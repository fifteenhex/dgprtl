==> flow/design.v <==
module latchingcounter
#(
    parameter INCREMENT = 1
)
(
    input logic clk,
    input logic rst,
    output logic [31:0] count = 0,
    output logic [31:0] counter = 0
);
    always @(posedge clk) begin
        if (rst)
            begin
            count <= counter;
            counter <= 0;
            end
        else
            counter <= counter + INCREMENT;
    end
endmodule
[Reports on latchingcounter]
What the tools print for latchingcounter, step after step.
Lines are those of the file above, counted from 1.
Operators carry their Yosys type and port widths (W data, S select, Z words).
The mark -- stands for no value.
Set-up
  design top: latchingcounter
  clock: clk
  standard-cell library: sky130hd
  timing corner: tt_025C_1v80

[Word level]
Counts by Yosys on the flattened word-level netlist (proc, flatten, opt, wreduce; memories kept). Register bits leave out memories and registers merged into their read ports (data or address); mux counts leave out enables and synchronous resets folded into registers. Print and check cells are left out. Cells with the same type and inputs are merged into one.
Storage and ports
  bits of input ports: 2
  output and inout port bits: 64
  bits in registers: 64
  word-level cells: 3
Operators by class
  add/subtract/negate cells: 1
Operator list (number)
  $add A32 B1 Y32 const B: 1

[Logic depth]
Yosys ltp: most cells in a row. Word level: on the elaborated netlist, between registers, memories and ports. Mapped: between sequential cells and ports; inverters and the memories' decode and read muxes count.
Depth
  depth after elaboration: 1
  ABC_AREA: 0
  mapped depth: 6
  depth with buffers taken out: 5

[Mapped cells and area]
Source: synth_stat.txt of the flow (Yosys; design flattened, memories mapped). It holds for the ABC_AREA given above (unset counts as 0); a run with the other value may have another netlist.
The area totals of this step are shown rounded.
Mapped netlist
  buffer cells: 9
  synthesis area: 2520 µm²
  sequential part of the area: 1600 µm²
  flip-flop cells: 64
  mapped cells: 207
Cell types (number)
  sky130_fd_sc_hd__edfxtp_1: 32
  sky130_fd_sc_hd__dfxtp_1: 32
  sky130_fd_sc_hd__xor2_1: 9
  sky130_fd_sc_hd__a21oi_1: 15
  sky130_fd_sc_hd__nor2_1: 18
  sky130_fd_sc_hd__o31ai_1: 9
  sky130_fd_sc_hd__or4_1: 9
  sky130_fd_sc_hd__nand4_1: 10
  sky130_fd_sc_hd__mux2_2: 4
  sky130_fd_sc_hd__and4_1: 5
  sky130_fd_sc_hd__nand2_1: 11
  sky130_fd_sc_hd__or3_1: 6
  sky130_fd_sc_hd__nand3_1: 7
  sky130_fd_sc_hd__buf_6: 3
  sky130_fd_sc_hd__o21ai_0: 6
  sky130_fd_sc_hd__clkbuf_8: 2
  sky130_fd_sc_hd__nand4_4: 1
  sky130_fd_sc_hd__and4_2: 2
Other cell types: 14; their cells: 26.

[Worst setup path after synthesis]
Path of least setup slack by OpenSTA after synthesis, without wires, with an ideal clock, recovery checks aside; 20% of the period is set as input and as output delay. Where synthesis merged equal registers, the netlist keeps one of their names.
Timing post-synthesis
  kind: register -> register
  from: register counter[0]
  to: register counter[30]
  clock period: 2.36 ns
  launch time at the first pin: 0.000 ns
  delay of the path: 1.832 ns
  path slack: 0.528 ns
  data arrival time: 1.711 ns
  data required time: 2.239 ns
  stages: 6
  buffers on the path: 0
  synthesis period reached: 1.832 ns
"delay of the path" = arrival - input delay + setup time.
"stages" counts driving pins, that of a launching flip-flop among them; a cell with two outputs on the path counts twice.
"synthesis period reached" = period - worst setup slack (recovery checks aside). The figure is calculated, with input and output delays left at 20% of the set period.
The rows between start and end are the longest chain of elaborated cells between them; the timing report does not say that the signal goes this way. Where chains are equally long, one stands for them.
A line is the first line of the expression or statement that the cell stems from. Yosys adds cells for indexed reads and writes and turns some case tables into memories.
Between the ends, post-synthesis
  cells stage by stage: sky130_fd_sc_hd__dfxtp_1 sky130_fd_sc_hd__ha_1 sky130_fd_sc_hd__and4_1 sky130_fd_sc_hd__nand2_1 sky130_fd_sc_hd__nor4_1 sky130_fd_sc_hd__mux2_2
  length of the longest elaborated chain: 1
  elaborated cells between the ends (all ways): 1
  source lines of those cells: 1
  those cells by class: add/sub: 1
RTL lines, path post-synthesis
  from (decl): line 9  | output logic [31:0] counter = 0
  from (assign): line 15  | counter <= 0;
  from (assign): line 18  | counter <= counter + INCREMENT;
  $add A32 B1 Y32: line 18
  to (assign): line 15
  to (assign): line 18
  to (decl): line 9

[Timing after layout]
Path of least setup slack in the final report of stored run 1 (OpenROAD, finished layout, wires in). Where an end is a register, its clock arrival counts in the times.
Timing after layout
  kind: register -> register
  from: register counter[0]
  to: register counter[30]
  data arrival time: 2.10 ns
  buffers on the path: 0
  clock period: 2.12 ns
  stages: 6
  data required time: 2.34 ns
  path slack: 0.24 ns
  launch time at the first pin: 0.33 ns
The rows between start and end are the longest chain of elaborated cells between them; the timing report does not say that the signal goes this way. Where chains are equally long, one stands for them.
Between the ends, after layout
  cells stage by stage: sky130_fd_sc_hd__dfxtp_1 sky130_fd_sc_hd__ha_1 sky130_fd_sc_hd__and4_1 sky130_fd_sc_hd__nand2_1 sky130_fd_sc_hd__nor4_1 sky130_fd_sc_hd__mux2_2
  length of the longest elaborated chain: 1
  elaborated cells between the ends (all ways): 1
  source lines of those cells: 1
  those cells by class: add/sub: 1
RTL lines, path after layout
  from (decl): line 9  | output logic [31:0] counter = 0
  from (assign): line 15  | counter <= 0;
  from (assign): line 18  | counter <= counter + INCREMENT;
  $add A32 B1 Y32: line 18
  to (assign): line 15
  to (assign): line 18
  to (decl): line 9

Measured data: module latchingcounter, platform sky130hd, 2 stored runs of the flow under differing settings, order arbitrary. Input and output delays are each 20% of the period that was set; the output load is 0.01 pF.
"reached clock period" = clock period - worst setup slack. The figure is calculated, with input and output delays left at 20% of the set period.
"time on the worst setup path" is the time allowed to the run's worst setup path (the clock period less input and output delay, where it has them) less its slack. Clock arrival times count: a late capture clock shortens it, a late launch clock lengthens it.
"power" rests on the timing tool's default activity at the inputs, not on a simulated workload.
Values from the reports are rounded here.

==> stored run 1: settings <==
{ "period_ns": 2.12, "SETUP_SLACK_MARGIN": 0.08, "CAP_MARGIN": 20, "CORE_MARGIN": 2, "CORE_UTILIZATION": 40, "SLEW_MARGIN": 20 }
==> stored run 1: results <==
mapped cell area after synthesis: 2520 µm²
die size: 6950 µm²
standard-cell area after layout: 3540 µm²
worst setup slack after layout: 0.242 ns
post-route setup TNS: 0.000 ns
worst-case hold slack: 0.485 ns
power: 2460 uW
reached clock period: 1.878 ns
time on the worst setup path: 1.88 ns
class of the worst setup path: register -> register

==> stored run 2: settings <==
{ "period_ns": 2.22, "CORE_UTILIZATION": 23, "SETUP_SLACK_MARGIN": -0.03, "PLACE_DENSITY_LB_ADDON": 0.19, "CORE_ASPECT_RATIO": 1.73, "CELL_PAD_IN_SITES_DETAIL_PLACEMENT": 2, "TNS_END_PERCENT": 35, "ABC_AREA": 0, "GPL_TIMING_DRIVEN": 1, "GPL_ROUTABILITY_DRIVEN": 1, "CTS_CLUSTER_SIZE": 93, "MIN_ROUTING_LAYER": "met1", "CAP_MARGIN": 20, "CORE_MARGIN": 2, "SLEW_MARGIN": 20 }
==> stored run 2: results <==
mapped cell area after synthesis: 2520 µm²
die size: 11800 µm²
standard-cell area after layout: 3700 µm²
worst setup slack after layout: 0.144 ns
post-route setup TNS: 0.000 ns
worst-case hold slack: 0.431 ns
power: 2730 uW
reached clock period: 2.076 ns
time on the worst setup path: 2.08 ns
class of the worst setup path: register -> register
