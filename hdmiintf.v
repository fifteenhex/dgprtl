==> flow/design.v <==
module hdmiintf
#(
    parameter HORIZONTAL_PIXELS = 1040,
              HORIZONTAL_FRONT_PORCH = 56,
              HORIZONTAL_SYNC_PULSE = 120,
              HORIZONTAL_BACK_PORCH = 64,
              HORIZONTAL_POL = 1'b1,
              VERTICAL_LINES = 666,
              VERTICAL_FRONT_PORCH = 37,
              VERTICAL_SYNC_PULSE = 6,
              VERTICAL_BACK_PORCH = 23,
              VERTICAL_POL = 1'b1
)
(
    input logic clk_in,
    output logic [2:0] rgb,
    output logic clk_out,
    output logic de,
    output logic vs,
    output logic hs,
    output logic [9:0] x,
    output logic [9:0] y,
    input logic [2:0] pixel_data
);
    reg [15:0] counter_horizontal = 0;
    reg [15:0] counter_vertical = 0;
    assign clk_out = clk_in;
    int horizontal_sync_start;
    int horizontal_sync_end;
    int horizontal_active_start;
    int vertical_sync_start;
    int vertical_sync_end;
    int vertical_active_start;
    assign horizontal_sync_start = HORIZONTAL_FRONT_PORCH;
    assign horizontal_sync_end = (HORIZONTAL_FRONT_PORCH + HORIZONTAL_SYNC_PULSE);    
    assign horizontal_active_start = (HORIZONTAL_FRONT_PORCH + HORIZONTAL_SYNC_PULSE + HORIZONTAL_BACK_PORCH);
    assign vertical_sync_start = VERTICAL_FRONT_PORCH;
    assign vertical_sync_end = (VERTICAL_FRONT_PORCH + VERTICAL_SYNC_PULSE);    
    assign vertical_active_start = (VERTICAL_FRONT_PORCH + VERTICAL_SYNC_PULSE + VERTICAL_BACK_PORCH);
    assign de = ((counter_vertical >= vertical_active_start) &&
            (counter_horizontal >= horizontal_active_start)) ? 1 : 0;
    assign x = de ? counter_horizontal - horizontal_active_start : 0;
    assign y = de ? counter_vertical - vertical_active_start : 0;
    assign rgb = de ? pixel_data : 3'b000;
    assign hs = (counter_horizontal >= horizontal_sync_start &&
            counter_horizontal < horizontal_sync_end) ? HORIZONTAL_POL : ~HORIZONTAL_POL;
    assign vs = ((counter_vertical >= vertical_sync_start) &&
            (counter_vertical < vertical_sync_end)) ? VERTICAL_POL : ~VERTICAL_POL;
    always @(posedge clk_in) begin
        if (counter_horizontal == (HORIZONTAL_PIXELS - 1))
        begin
            counter_horizontal <= 0;
            if (counter_vertical == (VERTICAL_LINES - 1))
                    counter_vertical <= 0;
            else
                counter_vertical <= counter_vertical + 1;
        end
        else
            counter_horizontal <= counter_horizontal + 1;
    end
endmodule
======== Step by step through the tools: hdmiintf ========
What the tools print for hdmiintf, step after step.
Lines are those of the file above, counted from 1.
Cell names lack the library's common part.
The mark -- stands for no value.
design
  top ..................................... hdmiintf
  clock port .............................. clk_in
  cell library ............................ sky130hd
  corner .................................. tt_025C_1v80

======== Word-level counts ========
Yosys after proc, flatten, opt, wreduce and memory -nomap, before mapping. Enables and synchronous resets that opt folds into registers are not counted as muxes. Memory bits, and registers merged into a memory's read port (data or address), are not among the register bits. Print and check cells are not counted. Equal cells are merged and count once.
operators by class
  equal/unequal tests ..................... 2
  shift operators ......................... 0
  order comparisons ....................... 6
  div/mod/pow operators ................... 0
  bitwise logic cells ..................... 0
  multiply operators ...................... 0
  $add $sub $neg .......................... 4
  muxes and demuxes ....................... 6
  reduce/logical cells .................... 3
operator list
  kind                                                                     count
  16-bit by 1-bit adder with 16-bit output (second input constant)         2
  16-bit by 6-bit >= comparator with 1-bit output (second input constant)  2
  10-bit 2-to-1 mux                                                        2
  16-bit by 10-bit == test with 1-bit output (second input constant)       1
  16-bit by 11-bit == test with 1-bit output (second input constant)       1
  16-bit by 6-bit < comparator with 1-bit output (second input constant)   1
  16-bit by 7-bit >= comparator with 1-bit output (second input constant)  1
  16-bit by 8-bit >= comparator with 1-bit output (second input constant)  1
  16-bit by 8-bit < comparator with 1-bit output (second input constant)   1
  10-bit by 7-bit subtractor with 10-bit output (second input constant)    1
  10-bit by 8-bit subtractor with 10-bit output (second input constant)    1
  1-bit logical AND                                                        3
  3-bit 2-to-1 mux                                                         1
  1-bit 2-to-1 mux                                                         3
word-level totals
  bits in latches ......................... 0
  output and inout bits ................... 27
  flip-flop bits (word level) ............. 32
  RAM bits ................................ 0
  memories ................................ 0
  ROM bits ................................ 0
  elaborated cells ........................ 23
  input port bits ......................... 4
  clocked read ports x word width ......... 0

======== Longest topological paths ========
Yosys ltp: most cells in a row. Word level: on the elaborated netlist, between registers, memories and ports. Mapped: between sequential cells and ports; inverters and the memories' decode and read muxes count.
logic depth
  word-level depth ........................ 4
  ABC_AREA ................................ 0
  mapped depth ............................ 7
  depth with buffers taken out ............ 6

======== After synthesis ========
The flow's flattened synthesis, as Yosys stat reports it; memories are mapped. The netlist is that of the ABC_AREA named above (0 if unset); the other value can give another one.
cell types
  type      count
  edfxtp_1  16
  dfxtp_1   16
  xnor2_1   26
  nor2_1    36
  ha_1      10
  xor2_1    10
  inv_1     18
  nand3_1   13
  nand2_1   16
  nor3_1    12
  nor2_2    9
  nand4_1   6
  and3_1    4
  clkbuf_1  6
  or4_1     3
  o31ai_4   1
  a21oi_1   4
  buf_12    1
Not listed: further types 23, cells in them 28.
mapped netlist
  cell count .............................. 235
  flip-flop cells ......................... 32
  cell area after synthesis ............... 2082.0 um^2
  buffer cells ............................ 12

# Flow runs of hdmiintf

Module hdmiintf, platform sky130hd: 2 stored runs of the flow (Yosys, OpenROAD) with differing settings, in no particular order. Input and output delays are each 20% of the period that was set; the output load is 0.01 pF.
"achieved clock period (ns)" means the clock period less the worst setup slack. The figure is calculated, with input and output delays left at 20% of the set period.
By "worst setup path time (ns)" is meant the share of the clock period that the worst setup path is allowed (20% is reserved at inputs, 20% at outputs), minus its slack. Clock arrival times at its registers enter into it.
"finish__power__total" rests on the timing tool's default activity at the inputs, not on a simulated workload.

Flow files of run A
==> flow/run.sh <==
#!/bin/bash
# the make line also repeats the synthesis and layout settings of config.mk as NAME=value (left out here)
make -C /OpenROAD-flow-scripts/flow DESIGN_CONFIG=/design/flow/config.mk WORK_HOME=/design/flow/orfs CLKGATE_MAP_FILE= finish
==> flow/config.mk <==
export PLATFORM = sky130hd
export DESIGN_NAME = hdmiintf
export DESIGN_NICKNAME = hdmiintf
export VERILOG_FILES = /design/flow/design.v
export SDC_FILE = /design/flow/constraint.sdc
export NUM_CORES = 4
export LEC_CHECK = 0
export CAP_MARGIN = 35
export CELL_PAD_IN_SITES_DETAIL_PLACEMENT = 1
export CELL_PAD_IN_SITES_GLOBAL_PLACEMENT = 0
export CORE_MARGIN = 7
export CORE_UTILIZATION = 33
export CTS_CLUSTER_SIZE = 18
export GPL_ROUTABILITY_DRIVEN = 0
export MAX_ROUTING_LAYER = met5
export SETUP_SLACK_MARGIN = 0.46
export SLEW_MARGIN = 20
==> flow/constraint.sdc <==
create_clock -name core_clock -period 1.63 [get_ports {clk_in}]
set_input_delay 0.3260 -clock core_clock [delete_from_list [all_inputs] [get_ports {clk_in}]]
set_output_delay 0.3260 -clock core_clock [all_outputs]
set_load 0.01 [all_outputs]

report of run A
yosys chip area after synthesis (um^2): 2082.0
finish__design__die__area: 8729.2
finish__design__instance__utilization: 0.6692
finish__timing__setup__ws: -0.992
finish__timing__setup__tns: -41.106
finish__timing__hold__ws: 0.548
finish__power__total: 1.858e-03
achieved clock period (ns): 2.622
worst setup path time (ns): 2.30
worst setup path kind: register to output

Flow files of run B
==> flow/run.sh <==
#!/bin/bash
# the make line also repeats the synthesis and layout settings of config.mk as NAME=value (left out here)
make -C /OpenROAD-flow-scripts/flow DESIGN_CONFIG=/design/flow/config.mk WORK_HOME=/design/flow/orfs CLKGATE_MAP_FILE= finish
==> flow/config.mk <==
export PLATFORM = sky130hd
export DESIGN_NAME = hdmiintf
export DESIGN_NICKNAME = hdmiintf
export VERILOG_FILES = /design/flow/design.v
export SDC_FILE = /design/flow/constraint.sdc
export NUM_CORES = 4
export LEC_CHECK = 0
export ABC_AREA = 1
export CAP_MARGIN = 20
export CELL_PAD_IN_SITES_GLOBAL_PLACEMENT = 3
export CORE_MARGIN = 2
export CORE_UTILIZATION = 70
export GPL_ROUTABILITY_DRIVEN = 0
export GPL_TIMING_DRIVEN = 0
export PLACE_DENSITY = 0.77
export SETUP_SLACK_MARGIN = 0.57
export SLEW_MARGIN = 20
==> flow/constraint.sdc <==
create_clock -name core_clock -period 4.48 [get_ports {clk_in}]
set_input_delay 0.8960 -clock core_clock [delete_from_list [all_inputs] [get_ports {clk_in}]]
set_output_delay 0.8960 -clock core_clock [all_outputs]
set_load 0.01 [all_outputs]

report of run B: did not finish, place, GPL-0301
